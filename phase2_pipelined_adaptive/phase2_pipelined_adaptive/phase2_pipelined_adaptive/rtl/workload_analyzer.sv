==> flow/design.v <==
module workload_analyzer (
    input  logic clk,
    input  logic rst,
    input  logic        is_arith_D,      
    input  logic        is_arith_R,      
    input  logic [3:0]  la_count,        
    output logic        wa_req,
    output logic [7:0]  confidence,
    output logic [7:0]  predicted_runlen
);
    logic [7:0] window_sum;
    logic [3:0] window_cnt;
    logic [7:0] ema;
    localparam EMA_SHIFT = 2;  
    logic [7:0] trend;
    logic [7:0] runlen_est;
    always_ff @(posedge clk or posedge rst) begin
        if (rst) begin
            window_sum <= 0;
            window_cnt <= 0;
        end else begin
            if (window_cnt < 15)
                window_cnt <= window_cnt + 1;
            if (is_arith_R)
                window_sum <= window_sum + 1;
            else if (window_sum > 0)
                window_sum <= window_sum - 1;
        end
    end
    always_ff @(posedge clk or posedge rst) begin
        if (rst)
            ema <= 0;
        else
            ema <= ema - (ema >> EMA_SHIFT) + (is_arith_R ? 8'd4 : 8'd0);
    end
    always_ff @(posedge clk or posedge rst) begin
        if (rst)
            trend <= 0;
        else if (is_arith_R)
            trend <= trend + 1;
        else if (trend > 0)
            trend <= trend - 1;
    end
    always_comb begin
        runlen_est = (la_count << 1) + (trend >> 1);
    end
    always_comb begin
        confidence = window_sum + (ema >> 2) + trend;
    end
    assign wa_req = (confidence > 8'd20);
    assign predicted_runlen = runlen_est;
endmodule
======== Reports on workload_analyzer ========
What the tools print for workload_analyzer, step after step.
Lines are those of the file above, counted from 1.
A cell with n/a has no value.
inputs
  top ..................................... workload_analyzer
  clock port .............................. clk
  library ................................. sky130hd
  corner .................................. tt_025C_1v80

======== After elaboration ========
Yosys after proc, flatten, opt, wreduce and memory -nomap, before mapping. Memory bits, and registers merged into a memory's read port (data or address), are not among the register bits. Print and check cells are not counted. Equal cells are merged and count once.
bit counts
  output and inout port bits .............. 17
  input port bits ......................... 8
  cells after elaboration ................. 22
  register bits ........................... 24
operators by class
  multiplexer cells ....................... 5
  reductions and logical operators ........ 2
  magnitude comparators ................... 3
  add/sub/neg operators ................... 9
operators with widths
  kind                                                    count
  two-way mux 8 bit                                       4
  adder 8 x 1 -> 8 bit with constant B                    2
  subtractor 8 x 1 -> 8 bit with constant B               2
  greater-than comparator 8 x 1 -> 1 bit with constant B  2
  adder 5 x 7 -> 8 bit                                    1
  adder 8 x 3 -> 8 bit                                    1
  greater-than comparator 8 x 5 -> 1 bit with constant B  1
  adder 8 x 6 -> 8 bit                                    1
  subtractor 8 x 6 -> 8 bit                               1
  adder 8 bit                                             1
  nonzero test 2 bit                                      2
  two-way mux 3 bit                                       1

======== Depth ========
Depth = most cells in a row (Yosys ltp): at word level without a register or memory, in the mapped netlist without a sequential cell, where the memories' decode and read muxes count.
logic depth
  depth in word-level cells ............... 3
  ABC_AREA ................................ 0
  mapped depth ............................ 10
  gate-level depth less buffers ........... 10

======== Synthesis result ========
The flow's flattened synthesis, as Yosys stat reports it; memories are mapped. The netlist is that of the ABC_AREA named above (0 if unset); the other value can give another one.
cell types
  cell type                  count  area in all (um^2)
  sky130_fd_sc_hd__dfrtp_1   24     600.576
  sky130_fd_sc_hd__ha_1      34     425.408
  sky130_fd_sc_hd__fa_1      12     240.23
  sky130_fd_sc_hd__xnor2_1   15     131.376
  sky130_fd_sc_hd__inv_1     22     82.579
  sky130_fd_sc_hd__nor2_1    22     82.579
  sky130_fd_sc_hd__xor2_1    9      78.826
  sky130_fd_sc_hd__a21oi_1   14     70.067
  sky130_fd_sc_hd__a211oi_1  9      67.565
  sky130_fd_sc_hd__o21bai_1  8      60.058
  sky130_fd_sc_hd__o21ai_0   11     55.053
  sky130_fd_sc_hd__a21o_1    7      52.55
  sky130_fd_sc_hd__nand2_1   7      26.275
  sky130_fd_sc_hd__nor3_1    5      25.024
  sky130_fd_sc_hd__nor4_4    1      21.27
  sky130_fd_sc_hd__nor2b_1   3      18.768
  sky130_fd_sc_hd__nor4_1    3      18.768
  sky130_fd_sc_hd__o211ai_1  2      15.014
Other cell types: 13; their cells: 14.
mapped netlist
  buffer cells ............................ 2
  synthesis area .......................... 2,178.3 um^2
  cell count .............................. 222
  area of sequential cells ................ 600.6 um^2
  mapped flip-flops ....................... 24

======== Timing after synthesis ========
Source: OpenSTA report_checks on the synthesized netlist (no wires, ideal clock, input and output delay 20% of the period each), path of least setup slack; recovery checks are left aside. Register names are those of the netlist, which keeps one name where synthesis merged equal registers.
timing after synthesis
  kind .................................... register -> output
  start ................................... reg trend[1]
  end ..................................... out wa_req
  launch time at the first pin ............ 0 ps
  required time ........................... 5,096 ps
  clock period ............................ 6,370 ps
  delay of the path ....................... 2,585 ps
  data arrival time ....................... 2,585 ps
  external output delay ................... 1,274 ps
  driving pins on the path ................ 9
  path slack .............................. 2,511 ps
  path buffers ............................ 0
  synthesis period reached ................ 3,859 ps
"delay of the path" is the arrival time less input delay plus setup time.
A path that ends at an output port has no setup time.
"driving pins on the path": output pins that drive a net of the path, with the launching flip-flop's if there is one; two outputs of one cell count as two.
"synthesis period reached" is the clock period less the worst setup slack; recovery checks do not enter. This is arithmetic on one report: input and output delays are still those of the set period (20% each).
Between the ends stands the longest chain of elaborated cells between them, by number of cells; it is not shown to be the way that was timed. Of several equally long chains one is given.
Each line given opens the expression or statement behind the cell; cells for indexed reads and writes are added by Yosys, which also makes memories of some case tables.
At most two assigning lines are given for a register; there are more.
between the ends, after synthesis
  path through ............................ sky130_fd_sc_hd__dfrtp_1 -> sky130_fd_sc_hd__fa_1 -> sky130_fd_sc_hd__ha_1 -> sky130_fd_sc_hd__fa_1 -> sky130_fd_sc_hd__a211oi_2 -> sky130_fd_sc_hd__o21bai_1 -> sky130_fd_sc_hd__a21oi_1 -> sky130_fd_sc_hd__xnor2_1 -> sky130_fd_sc_hd__a2111o_1
  cells in the longest elaborated chain ... 2
  elaborated cells between the ends (all ways) .. 2
  RTL lines with such cells ............... 2
  classes of those cells .................. add/sub: 1; compare: 1
ends and longest elaborated chain, after synthesis
  element                                 RTL line  source
  start: declaration                      15        logic [7:0] trend;
  start: assignment                       40        trend <= trend + 1;
  start: assignment                       42        trend <= trend - 1;
  adder 8 bit                             48        confidence = window_sum + (ema >> 2) + trend;
  greater-than comparator 8 x 5 -> 1 bit  50        assign wa_req = (confidence > 8'd20);
  end: declaration                        7         output logic        wa_req,
Some nets on the timed path still bear RTL names; the line given drives or declares the net.
named nets, after synthesis
  net            RTL line
  confidence[7]  48

======== Worst path after layout ========
Path of least setup slack in the final report of stored run 2 (OpenROAD, finished layout, wires in). Where an end is a register, its clock arrival counts in the times.
The path's times are printed in steps of 10 ps; the period is the one set.
timing post-layout
  kind .................................... register -> output
  start ................................... reg trend[1]
  end ..................................... out wa_req
  launch time at the first pin ............ 310 ps
  driving pins on the path ................ 10
  data arrival time ....................... 3,510 ps
  required time ........................... 3,900 ps
  external output delay ................... 970 ps
  path slack .............................. 390 ps
  path buffers ............................ 1
  clock period ............................ 4,870 ps
Between the ends stands the longest chain of elaborated cells between them, by number of cells; it is not shown to be the way that was timed. Of several equally long chains one is given.
At most two assigning lines are given for a register; there are more.
between the ends, post-layout
  path through ............................ sky130_fd_sc_hd__dfrtp_1 -> sky130_fd_sc_hd__fa_1 -> sky130_fd_sc_hd__ha_1 -> sky130_fd_sc_hd__fa_1 -> sky130_fd_sc_hd__a211oi_2 -> sky130_fd_sc_hd__o21bai_1 -> sky130_fd_sc_hd__a21oi_1 -> sky130_fd_sc_hd__xnor2_1 -> sky130_fd_sc_hd__a2111o_1 -> sky130_fd_sc_hd__clkdlybuf4s50_1
  cells in the longest elaborated chain ... 2
  elaborated cells between the ends (all ways) .. 2
  RTL lines with such cells ............... 2
  classes of those cells .................. add/sub: 1; compare: 1
ends and longest elaborated chain, post-layout
  element                                 RTL line  source
  start: declaration                      15        logic [7:0] trend;
  start: assignment                       40        trend <= trend + 1;
  start: assignment                       42        trend <= trend - 1;
  adder 8 bit                             48        confidence = window_sum + (ema >> 2) + trend;
  greater-than comparator 8 x 5 -> 1 bit  50        assign wa_req = (confidence > 8'd20);
  end: declaration                        7         output logic        wa_req,

Add stored flow runs of workload_analyzer

Stored flow runs of workload_analyzer (2 of them; Yosys, OpenROAD, sky130hd). They differ in their settings and are not a sequence. Constraints: input delay and output delay 20% of the set period each, output load 0.01 pF.
By "achieved clock period" is meant the clock period of the run minus its worst setup slack. This is arithmetic on one report: input and output delays are still those of the set period (20% each).
"worst setup path time": the worst setup path's part of the clock period (all of it between registers, 20% less for each end at a port) less its slack. A launch clock that arrives late makes it longer, a capture clock that arrives late makes it shorter.
"worst setup path time" is known to 10 ps.

---- stored run 1 ----
settings
  period_ns = 2.86
  CORE_UTILIZATION = 62
  SETUP_SLACK_MARGIN = 0.52
  PLACE_DENSITY_LB_ADDON = 0.03
  CORE_MARGIN = 7
  CELL_PAD_IN_SITES_GLOBAL_PLACEMENT = 3
  CELL_PAD_IN_SITES_DETAIL_PLACEMENT = 2
  SLEW_MARGIN = 30
  CAP_MARGIN = 20
results
  not finished: placement ended with error FLW-0024

---- stored run 2 ----
settings
  period_ns = 4.87
  CORE_UTILIZATION = 63
  PLACE_DENSITY = 0.82
  CORE_ASPECT_RATIO = 0.96
  ABC_AREA = 0
  CTS_CLUSTER_SIZE = 71
  MAX_ROUTING_LAYER = met4
  CAP_MARGIN = 20
  CORE_MARGIN = 2
  SLEW_MARGIN = 20
results
  worst hold slack ........................ 556 ps
  setup slack of the worst path ........... 387 ps
  mapped cell area after synthesis ........ 2,178.3 um^2
  utilization after layout ................ 77.6 %
  achieved clock period ................... 4,483 ps
  worst setup path time ................... 3,510 ps
  critical path kind ...................... register -> output
  die footprint ........................... 3,944.3 um^2
  sum of negative setup slack ............. 0 ps
  standard-cell area after routing ........ 2,506.2 um^2
