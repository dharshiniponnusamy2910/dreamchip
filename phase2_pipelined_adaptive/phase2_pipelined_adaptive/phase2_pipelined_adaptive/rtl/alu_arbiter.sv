==> flow/design.v <==
module alu_arbiter (
    input  logic        clk,
    input  logic        rst,
    input  logic        start_exec,
    input  logic        mode_fast,      
    input  logic [31:0] op_a,
    input  logic [31:0] op_b,
    input  logic [3:0]  alu_op,
    output logic [31:0] result,
    output logic        alu_busy,
    output logic        alu_done
);
    logic [31:0] fast_result, lowp_result;
    logic fast_done, lowp_done;
    logic fast_busy, lowp_busy;
    always_ff @(posedge clk or posedge rst) begin
        if (rst) begin
            fast_result <= 32'd0;
        end else if (start_exec && mode_fast) begin
            case (alu_op)
                4'd0: fast_result <= op_a + op_b;
                4'd1: fast_result <= op_a - op_b;
                4'd2: fast_result <= op_a & op_b;
                4'd3: fast_result <= op_a | op_b;
                default: fast_result <= 32'd0;
            endcase
        end
    end
    assign fast_done = start_exec && mode_fast;
    assign fast_busy = 1'b0;  
    logic [1:0] lowp_counter;
    always_ff @(posedge clk or posedge rst) begin
        if (rst) begin
            lowp_counter <= 2'd0;
            lowp_result  <= 32'd0;
        end else begin
            if (start_exec && !mode_fast && lowp_counter == 2'd0)
                lowp_counter <= 2'd2;   
            else if (lowp_counter != 2'd0)
                lowp_counter <= lowp_counter - 1;
            if (lowp_counter == 2'd1) begin
                case (alu_op)
                    4'd0: lowp_result <= op_a + op_b;
                    4'd1: lowp_result <= op_a - op_b;
                    4'd2: lowp_result <= op_a & op_b;
                    4'd3: lowp_result <= op_a | op_b;
                    default: lowp_result <= 32'd0;
                endcase
            end
        end
    end
    assign lowp_done = (lowp_counter == 2'd1);
    assign lowp_busy = (lowp_counter != 2'd0);
    assign result   = mode_fast ? fast_result : lowp_result;
    assign alu_done = mode_fast ? fast_done   : lowp_done;
    assign alu_busy = mode_fast ? fast_busy   : lowp_busy;
endmodule
Reports on alu_arbiter
Tool output for the design above, in the order of the flow.
Lines are those of the file above, counted from 1.
A cell with -- has no value.

set-up
  top = alu_arbiter
  clock = clk
  standard-cell library = sky130hd
  timing corner = tt_025C_1v80

After elaboration
Yosys after proc, flatten, opt, wreduce and memory -nomap, before mapping. Memory bits, and registers merged into a memory's read port (data or address), are not among the register bits. Print and check cells are not counted. Equal cells are merged and count once.

cells by class
  mux-type cells = 6
  bitwise operators = 2
  reduce/logical cells = 8
  eq/ne operators = 4
  add/sub/neg operators = 3

operator list
  cell                                                  number
  parallel mux 32 bit (select 4 bit)                    1
  adder 32 bit                                          1
  subtractor 32 bit                                     1
  AND 32 bit                                            1
  OR 32 bit                                             1
  two-way mux 32 bit                                    1
  equality test 4 x 2 -> 1 bit (second input constant)  2
  nonzero test 2 bit                                    2
  equality test 4 x 1 -> 1 bit (second input constant)  1
  zero test 4 bit                                       1
  two-way mux 2 bit                                     2
  logical AND 1 bit                                     3
  subtractor 2 x 1 -> 2 bit (second input constant)     1
  equality test 2 x 1 -> 1 bit (second input constant)  1
  zero test 2 bit                                       1
  two-way mux 1 bit                                     2
  zero test 1 bit                                       1

word-level totals
  input bits = 72
  output and inout port bits = 34
  bits in registers = 66

Longest topological paths
Longest topological path by Yosys (ltp), each cell counted once; first at word level (registers and memories cut), then after technology mapping (sequential cells cut; the memories' decode and read muxes count).

depth
  depth in word-level cells = 4
  ABC_AREA = 0
  depth in mapped cells = 17

Synthesis result
The flow's flattened synthesis, as Yosys stat reports it; memories are mapped. The netlist is that of the ABC_AREA named above (0 if unset); the other value can give another one.

mapped netlist
  cell count = 777
  chip area (Yosys) = 6229.7 um2
  mapped flip-flops = 66
  sequential part of the area = 1651.6 um2
  buffer cells = 42

cells by type
  cell                       number  total area (um2)
  sky130_fd_sc_hd__dfrtp_1   66      1.65E+03
  sky130_fd_sc_hd__ha_1      36      450.432
  sky130_fd_sc_hd__nand2_1   104     390.374
  sky130_fd_sc_hd__o21ai_0   69      345.331
  sky130_fd_sc_hd__mux2_2    30      337.824
  sky130_fd_sc_hd__nor2_1    69      258.998
  sky130_fd_sc_hd__a21oi_1   47      235.226
  sky130_fd_sc_hd__xnor2_1   26      227.718
  sky130_fd_sc_hd__xor2_1    24      210.202
  sky130_fd_sc_hd__maj3_1    18      180.173
  sky130_fd_sc_hd__clkbuf_1  42      157.651
  sky130_fd_sc_hd__a21o_1    18      135.13
  sky130_fd_sc_hd__o31ai_1   15      112.608
  sky130_fd_sc_hd__inv_1     23      86.333
  sky130_fd_sc_hd__nand3_1   16      80.077
  sky130_fd_sc_hd__o211ai_1  10      75.072
  sky130_fd_sc_hd__and3_1    11      68.816
  sky130_fd_sc_hd__o21a_1    9       67.565

Not listed: further types 56, cells in them 144.

Timing after synthesis
Path of least setup slack by OpenSTA after synthesis, without wires, with an ideal clock, recovery checks aside; 20% of the period is set as input and as output delay. Where synthesis merged equal registers, the netlist keeps one of their names.

timing post-synthesis
  path kind = input-to-reg
  start point = in op_b[14]
  end point = reg lowp_result[31]
  launch time at the first pin = 1114 ps
  setup slack = 920 ps
  required time = 5493 ps
  delay of the path = 3537 ps
  arrival = 4574 ps
  clock period = 5570 ps
  buffers on the path = 1
  library setup time = 77 ps
  driving pins on the path = 15
  period reached after synthesis = 4650 ps

"delay of the path" = arrival - input delay + setup time.
"driving pins on the path" counts driving pins, that of a launching flip-flop among them; a cell with two outputs on the path counts twice.
"period reached after synthesis" is the clock period less the worst setup slack; recovery checks do not enter. This is arithmetic on one report: input and output delays are still those of the set period (20% each).
Between the ends stands the longest chain of elaborated cells between them, by number of cells; it is not shown to be the way that was timed. Of several equally long chains one is given.
Each line given opens the expression or statement behind the cell; cells for indexed reads and writes are added by Yosys, which also makes memories of some case tables.
At most two assigning lines are given for a register; there are more.

on the way, post-synthesis
  cell sequence = sky130_fd_sc_hd__or4_4 sky130_fd_sc_hd__or4_4 sky130_fd_sc_hd__nand2b_4 sky130_fd_sc_hd__nor2_1 sky130_fd_sc_hd__nor2_1 sky130_fd_sc_hd__xnor2_1 sky130_fd_sc_hd__ha_1 sky130_fd_sc_hd__clkbuf_1 sky130_fd_sc_hd__o21ai_1 sky130_fd_sc_hd__a21oi_1 sky130_fd_sc_hd__o41a_1 sky130_fd_sc_hd__a31o_2 sky130_fd_sc_hd__or4_1 sky130_fd_sc_hd__and4_4 sky130_fd_sc_hd__o2bb2ai_2
  cells in the longest elaborated chain = 2
  elaborated cells on any way between the ends = 3
  those cells by class = 2 x add/sub; 1 x mux

ends and longest elaborated chain, post-synthesis
  element                             line  RTL
  start, declared                     7     input  logic [31:0] op_b,
  subtractor 32 bit                   44    4'd1: lowp_result <= op_a - op_b;
  parallel mux 32 bit (select 4 bit)  42    case (alu_op)
  end, assigned                       43    4'd0: lowp_result <= op_a + op_b;
  end, assigned                       44
  end, declared                       13    logic [31:0] fast_result, lowp_result;

Timing after layout
Path of least setup slack in the final report of flow run A (OpenROAD, finished layout, wires in). Where an end is a register, its clock arrival counts in the times.
The path's times are printed in steps of 10 ps; the period is the one set.

timing post-layout
  path kind = input-to-reg
  start point = in op_b[11]
  end point = reg fast_result[31]
  buffers on the path = 2
  arrival = 4440 ps
  driving pins on the path = 16
  setup slack = -860 ps
  library setup time = 80 ps
  launch time at the first pin = 660 ps
  clock period = 3320 ps
  required time = 3580 ps

Between the ends stands the longest chain of elaborated cells between them, by number of cells; it is not shown to be the way that was timed. Of several equally long chains one is given.
At most two assigning lines are given for a register; there are more.

on the way, post-layout
  cell sequence = sky130_fd_sc_hd__buf_6 sky130_fd_sc_hd__or4_4 sky130_fd_sc_hd__or4_4 sky130_fd_sc_hd__nand2b_4 sky130_fd_sc_hd__buf_6 sky130_fd_sc_hd__nor2_4 sky130_fd_sc_hd__nor2_4 sky130_fd_sc_hd__xnor2_2 sky130_fd_sc_hd__ha_1 sky130_fd_sc_hd__o21ai_2 sky130_fd_sc_hd__a21oi_2 sky130_fd_sc_hd__o41a_1 sky130_fd_sc_hd__a31o_2 sky130_fd_sc_hd__or4_1 sky130_fd_sc_hd__and4_4 sky130_fd_sc_hd__o21ai_2
  cells in the longest elaborated chain = 2
  elaborated cells on any way between the ends = 3
  those cells by class = 2 x add/sub; 1 x mux

ends and longest elaborated chain, post-layout
  element                             line  RTL
  start, declared                     7     input  logic [31:0] op_b,
  subtractor 32 bit                   22    4'd1: fast_result <= op_a - op_b;
  parallel mux 32 bit (select 4 bit)  20    case (alu_op)
  end, assigned                       21    4'd0: fast_result <= op_a + op_b;
  end, assigned                       22
  end, declared                       13    logic [31:0] fast_result, lowp_result;

Subject: alu_arbiter on sky130hd, stored results

Hello all,

Record of 2 stored runs of the RTL-to-layout flow on alu_arbiter, platform sky130hd. The runs are unordered. Constraints: input delay and output delay 20% of the set period each, output load 0.01 pF.
"clock period reached" is the run's clock period less its worst setup slack. It is reckoned from that one timing run; input and output delays stay at 20% of the period that was set.
By "power consumption" is meant OpenSTA's value without simulated activity: inputs other than the clock are taken to toggle once in ten clock periods, and the tool carries that through the logic.
Among the settings, . means not set for that run.

item                                          flow run A  flow run B
period_ns                                     3.32        7.16
CORE_UTILIZATION                              17          60
PLACE_DENSITY_LB_ADDON                        0.02        .
CORE_ASPECT_RATIO                             1.43        .
CELL_PAD_IN_SITES_GLOBAL_PLACEMENT            3           .
TNS_END_PERCENT                               85          40
GPL_TIMING_DRIVEN                             1           1
GPL_ROUTABILITY_DRIVEN                        0           0
MAX_ROUTING_LAYER                             met5        met4
CAP_MARGIN                                    20          10
CORE_MARGIN                                   2           2
SLEW_MARGIN                                   20          20
SETUP_SLACK_MARGIN                            .           -0.68
PLACE_DENSITY                                 .           0.85
HOLD_SLACK_MARGIN                             .           0.2
CELL_PAD_IN_SITES_DETAIL_PLACEMENT            .           0
smallest hold slack (ps)                      470         479
setup TNS (ps)                                -27145      0
clock period reached (ps)                     4183        5850
standard-cell area of the final layout (um2)  10662.7     7579.8
area inside the die boundary (um2)            38216.7     11213.8
power consumption (uW)                        4319        1655
worst setup slack after layout (ps)           -863        1310
cell area after synthesis (um2)               6229.7      6229.7

Thanks
