==> flow/design.v <==
module mode_arbiter (
    input  logic clk,
    input  logic rst,
    input  logic        wa_req,           
    input  logic [7:0]  confidence,       
    input  logic [7:0]  predicted_runlen, 
    input  logic        alu_idle,         
    output logic        switch_req,
    output logic        mode_fast         
);
    typedef enum logic [1:0] {
        IDLE,
        REQUEST,
        APPLY,
        PROBATION
    } state_t;
    state_t state, next_state;
    logic [3:0] probation_cnt;
    localparam CONF_TH   = 8'd40;
    localparam RUNLEN_TH = 8'd6;
    logic worthy_fast;
    assign worthy_fast = (confidence > CONF_TH) && (predicted_runlen > RUNLEN_TH);
    always_comb begin
        next_state = state;
        switch_req = 1'b0;
        case (state)
            IDLE: begin
                if (wa_req)
                    next_state = REQUEST;
            end
            REQUEST: begin
                switch_req = 1'b1;
                if (alu_idle)
                    next_state = APPLY;
            end
            APPLY: begin
                next_state = PROBATION;
            end
            PROBATION: begin
                if (probation_cnt == 4'd0)
                    next_state = IDLE;
            end
        endcase
    end
    always_ff @(posedge clk or posedge rst) begin
        if (rst) begin
            state       <= IDLE;
            mode_fast   <= 1'b1;   
            probation_cnt <= 4'd0;
        end else begin
            state <= next_state;
            if (state == APPLY) begin
                mode_fast <= worthy_fast;
                probation_cnt <= 4'd8;   
            end else if (state == PROBATION && probation_cnt != 0) begin
                probation_cnt <= probation_cnt - 1;
            end
        end
    end
endmodule
* Step by step through the tools: mode_arbiter *
What the tools print for mode_arbiter, step after step.
Lines are those of the file above, counted from 1.
Library cell names are shortened.
Not given: -

design
  top module = mode_arbiter
  clock input = clk
  cell library = sky130hd
  corner = tt_025C_1v80

* Word-level counts *
Counts by Yosys on the flattened word-level netlist (proc, flatten, opt, wreduce; memories kept). Register bits leave out memories and registers merged into their read ports (data or address). Print and check cells are left out. Cells with the same type and inputs are merged into one.

storage and ports
  register bits after elaboration = 7
  input port bits = 20
  output and inout bits = 2
  elaborated cells = 27

cells by class
  add/subtract/negate cells = 1
  $lt $le $gt $ge = 2
  equality and inequality tests = 6
  mux-type cells = 7
  reductions and logical operators = 8

operator list
  kind                                                                    number
  8-bit by 3-bit > comparator with 1-bit output (second input constant)   1
  8-bit by 6-bit > comparator with 1-bit output (second input constant)   1
  2-bit case mux with 4-bit select                                        1
  4-bit two-way mux                                                       2
  2-bit != test (second input constant)                                   3
  2-bit two-way mux                                                       3
  2-bit equality test (second input constant)                             2
  4-bit by 1-bit subtractor with 4-bit output (second input constant)     1
  4-bit zero test                                                         1
  4-bit nonzero test                                                      1
  3-bit AND reduction                                                     1
  3-bit OR reduction                                                      1
  1-bit logical AND                                                       2
  2-bit by 1-bit equality test with 1-bit output (second input constant)  1
  2-bit zero test                                                         1
  2-bit nonzero test                                                      1
  1-bit case mux with 2-bit select                                        1

* Longest topological paths *
Depth = most cells in a row (Yosys ltp): at word level without a register or memory, in the mapped netlist without a sequential cell, where the memories' decode and read muxes count.

depth
  depth after elaboration = 4
  ABC_AREA = 0
  depth in mapped cells = 5
  gate-level depth less buffers = 5

* After synthesis *
The flow's flattened synthesis, as Yosys stat reports it; memories are mapped. The netlist is that of the ABC_AREA named above (0 if unset); the other value can give another one.
Totals and module areas in this step are rounded.

cells by type
  cell      number  area in all (µm²)
  dfrtp_1   7       175.168
  dfstp_2   2       52.55
  ha_1      2       25.024
  inv_1     6       22.522
  o21ai_0   4       20.019
  a21oi_1   3       15.014
  nand3_1   3       15.014
  nor3_1    2       10.01
  o211a_1   1       10.01
  a21o_2    1       8.758
  nand4b_1  1       8.758
  o311ai_0  1       8.758
  or3b_2    1       8.758
  a211oi_1  1       7.507
  and3_2    1       7.507
  nor3b_1   1       7.507
  o21bai_1  1       7.507
  or3_2     1       7.507

Not listed: further types 8, cells in them 8.

synthesis totals
  cells in the netlist = 47
  chip area (Yosys) = 462 µm²
  area of sequential cells = 228 µm²
  mapped flip-flops = 9
  buffers = 1

* Worst setup path after synthesis *
OpenSTA on the mapped netlist: ideal clock, no wires. The path of least setup slack (recovery checks aside). Input and output delay are each 20% of the period. Register names are those of the netlist, which keeps one name where synthesis merged equal registers.

timing path post-synthesis
  path kind = register to register
  start point = reg probation_cnt[0]
  end point = reg probation_cnt[3]
  period = 1740 ps
  setup time = 124 ps
  time at the first pin = 0 ps
  arrival = 1311 ps
  required time = 1616 ps
  setup slack = 305 ps
  path delay = 1435 ps
  stages on the path = 6
  buffers on the path = 0
  synthesis period reached = 1435 ps

"path delay" = arrival - input delay + setup time.
"stages on the path" counts driving pins, that of a launching flip-flop among them; a cell with two outputs on the path counts twice.
"synthesis period reached" = period - worst setup slack (recovery checks aside). The figure is calculated, with input and output delays left at 20% of the set period.
Between the ends stands the longest chain of elaborated cells between them, by number of cells; it is not shown to be the way that was timed. Of several equally long chains one is given.
A line is the first line of the expression or statement that the cell stems from. Yosys adds cells for indexed reads and writes and turns some case tables into memories.
At most two assigning lines are given for a register; there are more.

on the way, post-synthesis
  cells stage by stage = dfrtp_1 -> inv_1 -> ha_1 -> or3b_2 -> a31oi_1 -> o21bai_1
  length of the longest elaborated chain = 4
  elaborated cells on any way between the ends = 6
  RTL lines with such cells = 3
  those cells by class = add/sub (1); mux (2); reduce/logical (3)

RTL lines, path post-synthesis
  what                RTL line  text
  start: declaration  18        logic [3:0] probation_cnt;
  start: assignment   49        probation_cnt <= 4'd0;
  start: assignment   56        probation_cnt <= probation_cnt - 1;
  4-bit nonzero test  55        end else if (state == PROBATION && probation_cnt != 0) begin
  1-bit logical AND   55
  4-bit two-way mux   55
  4-bit two-way mux   52        if (state == APPLY) begin
  end: assignment     54        probation_cnt <= 4'd8;
  end: assignment     56
  end: declaration    18

FLOW RESULTS
============

mode_arbiter on sky130hd: 2 stored runs with different settings, listed in no order. Input and output delays are each 20% of the period that was set; the output load is 0.01 pF.
A setting shown as . is not set for that run.

setting or result                   flow run 1  flow run 2
period_ns                           2.25        0.926
CORE_UTILIZATION                    59          36
PLACE_DENSITY_LB_ADDON              0.16        0.17
CORE_ASPECT_RATIO                   1.26        .
GPL_TIMING_DRIVEN                   1           .
MIN_ROUTING_LAYER                   met2        .
MAX_ROUTING_LAYER                   met5        .
CAP_MARGIN                          20          10
CORE_MARGIN                         2           2
SLEW_MARGIN                         20          20
CELL_PAD_IN_SITES_DETAIL_PLACEMENT  .           1
CTS_CLUSTER_DIAMETER                .           69

Flow run 1: did not finish, floorplanning stopped with PDN-0185
Flow run 2: did not finish, routing stopped with DPL-0033
